==> flow/design.v <==
module Ram(Out, i, clk, reset);
	input [7:0] i;
	input clk, reset;
	output [31:0] Out;
	reg [31:0] arctan [0:21];
	always @ (posedge clk, posedge reset)
	begin
		if(reset)
		begin
			arctan[0] <= 32'b01000010001101000000000000000000;
			arctan[1] <= 32'b01000001110101001000010100111001;
			arctan[2] <= 32'b01000001011000001001010001110100;
			arctan[3] <= 32'b01000000111001000000000000100010;
			arctan[4] <= 32'b01000000011001001110001010101001;
			arctan[5] <= 32'b00111111111001010001101111001010;
			arctan[6] <= 32'b00111111011001010010101000011010;
			arctan[7] <= 32'b00111110111001010010110110101111;
			arctan[8] <= 32'b00111110011001010010111010010100;
			arctan[9] <= 32'b00111101111001010010111011001101;
			arctan[10] <= 32'b00111101011001010010111011011100;
			arctan[11] <= 32'b00111100111001010010111011011111;
			arctan[12] <= 32'b00111100011001010010111011100000;
			arctan[13] <= 32'b00111011111001010010111011100000;
			arctan[14] <= 32'b00111011011001010010111011100000;
			arctan[15] <= 32'b00111011111101010100011100011101;
			arctan[16] <= 32'b00111010011001010010111011100000;
			arctan[17] <= 32'b00111001111001010010111011100000;
			arctan[18] <= 32'b00111001011001010010111011100000;
			arctan[19] <= 32'b00111000111001010010111011100000;
			arctan[20] <= 32'b00111000011001010010111011100000;
		end
	end
	assign Out = arctan[i];
endmodule
# Step by step through the tools: Ram
# The steps from the RTL of Ram to its reports follow in flow order.
# Lines are those of the file above, counted from 1.
# Operators carry their Yosys type and port widths (W data, S select, Z words).
# Cell names lack the library's common part.
# A cell with n/a has no value.
# inputs
top	Ram
clk_port	clk
cell_library	sky130hd
pvt_corner	tt_025C_1v80

# After elaboration
# Counts by Yosys on the flattened word-level netlist (proc, flatten, opt, wreduce). Print and check cells are left out. Cells with the same type and inputs are merged into one.
# bits
regBits	0
out_inout_bits	32
# classes
eq_ne	21
mux	1
reduce_and_logical	1
# op_table
op	n
$pmux W32 S22	1
$eq A5 B4 Y1 const B	8
$eq A5 B5 Y1 const B	6
$eq A5 B3 Y1 const B	4
$eq A5 B2 Y1 const B	2
$eq A5 B1 Y1 const B	1
$logic_not A5 Y1	1

# Depth
# Depth = most cells in a row (Yosys ltp): at word level without a register or memory, in the mapped netlist without a sequential cell, where the memories' decode and read muxes count.
# depth
ltp_word	2
ABC_AREA	0
ltp_mapped	6
mapped_depth_nobuf	4

# Netlist
# Yosys stat after the flow's synthesis: flattened, memories mapped to cells. It holds for the ABC_AREA given above (unset counts as 0); a run with the other value may have another netlist.
# Totals and module areas in this step are rounded.
# types
cell_type	n	area_total_um2
a21oi_1	16	80.077
buf_4	10	75.072
o21ai_0	13	65.062
nand2_1	13	48.797
nor2_1	12	45.043
nor2b_1	6	37.536
buf_6	3	33.782
nor3_1	6	30.029
o21a_1	3	22.522
nand2b_1	3	18.768
or3_1	3	18.768
xnor2_1	2	17.517
a221oi_2	1	15.014
buf_2	2	10.01
o21ai_1	2	10.01
a221oi_1	1	8.758
a22o_1	1	8.758
and2_4	1	8.758
# Not listed: further types 14, cells in them 16.
# synth_totals
stdcells	114
synth_area_um2	650
ffs	0

# Worst setup path after synthesis
# OpenSTA on the mapped netlist: ideal clock, no wires. The path of least setup slack (recovery checks aside). Input and output delay are each 20% of the period. Register names are those of the netlist, which keeps one name where synthesis merged equal registers.
# synth_path
path_type	input -> output
from	input i[1]
to	output Out[27]
tclk_ns	2.01
out_delay_ns	0.402
t_first_pin_ns	0.402
arrival_time_ns	1.293
required_ns	1.608
path_slack_ns	0.315
delay_ns	0.891
driving_pins	5
period_less_setup_slack_ns	1.695
# "delay_ns" = arrival - input delay + setup time.
# At an output port there is no setup time.
# "driving_pins": output pins that drive a net of the path, with the launching flip-flop's if there is one; two outputs of one cell count as two.
# "period_less_setup_slack_ns" = period - worst setup slack (recovery checks aside). The figure is calculated, with input and output delays left at 20% of the set period.
# Between the ends stands the longest chain of elaborated cells between them, by number of cells; it is not shown to be the way that was timed. Of several equally long chains one is given.
# Each line given opens the expression or statement behind the cell; cells for indexed reads and writes are added by Yosys, which also makes memories of some case tables.
# synth_via
path_cell_list	nor2_1 > nor2_2 > o21a_1 > nor2_1 > buf_4
elab_chain_cells	2
# synth_rtl
item	line_no	text
start: declaration	2	input [7:0] i;
$eq A5 B5 Y1	33	assign Out = arctan[i];
$pmux W32 S22	33
end: declaration	4	output [31:0] Out;
# Some nets on the timed path still bear RTL names; the line given drives or declares the net.
# synth_named_nets
signal	line_no
Out[16]	33

# Worst path after layout
# Path of least setup slack in the final report of run 1 (OpenROAD, finished layout, wires in). Where an end is a register, its clock arrival counts in the times.
# layout_path
path_type	input -> output
from	input i[0]
to	output Out[21]
tclk_ns	1.94
out_delay_ns	0.39
t_first_pin_ns	0.39
arrival_time_ns	1.39
required_ns	1.55
path_slack_ns	0.16
driving_pins	6
# Between the ends stands the longest chain of elaborated cells between them, by number of cells; it is not shown to be the way that was timed. Of several equally long chains one is given.
# layout_via
path_cell_list	buf_8 > buf_8 > clkinvlp_4 > buf_6 > or3_1 > buf_2
elab_chain_cells	2
# layout_rtl
item	line_no	text
start: declaration	2	input [7:0] i;
$eq A5 B5 Y1	33	assign Out = arctan[i];
$pmux W32 S22	33
end: declaration	4	output [31:0] Out;

# Settings and measured results of 2 stored flow runs for module Ram (sky130hd), not sorted in any way. The constraints put input and output delay at 20% of the set period each and load the outputs with 0.01 pF.
# By "achieved_clock_period_ns" is meant the clock period of the run minus its worst setup slack. This is arithmetic on one report: input and output delays are still those of the set period (20% each).
# "worst_path_allowed_less_slack_ns" = time allowed to the worst setup path (clock period - input delay - output delay, where it has them) - its slack; a late launch clock adds to it, a late capture clock takes from it.
# "final_power_uw": no workload was simulated; the value follows from the tool's default switching activity.
# The results are shown rounded.
# Among the settings, n/a means not set for that run.
# Results: n/a = not shown.
run name	period_ns	CORE_UTILIZATION	SETUP_SLACK_MARGIN	PLACE_DENSITY_LB_ADDON	GPL_TIMING_DRIVEN	CAP_MARGIN	SLEW_MARGIN	MAX_ROUTING_LAYER	CORE_MARGIN	HOLD_SLACK_MARGIN	CORE_ASPECT_RATIO	CELL_PAD_IN_SITES_GLOBAL_PLACEMENT	CELL_PAD_IN_SITES_DETAIL_PLACEMENT	TNS_END_PERCENT	CTS_CLUSTER_SIZE	total_die_area_um2	ws_setup_ns	achieved_clock_period_ns	ys_area_um2	total_negative_slack_ns	final_hold_ws_ns	post_route_util_frac	worst_path_allowed_less_slack_ns	timing.worst_path_kind	final_power_uw	post_route_stdcell_area_um2
run 1	1.94	17	0.4	0.11	1	30	5	met4	2	n/a	n/a	n/a	n/a	n/a	n/a	4300	0.16	1.777	650	0.000	1.2	0.44	1.00	input -> output	420	1600
run 2	1.79	54	n/a	0.15	1	35	15	met5	2	0.01	1.7	1	1	35	38	n/a	n/a	n/a	n/a	n/a	n/a	n/a	n/a	n/a	n/a	n/a
# Run 2: unfinished; error PDN-0185 in floorplanning
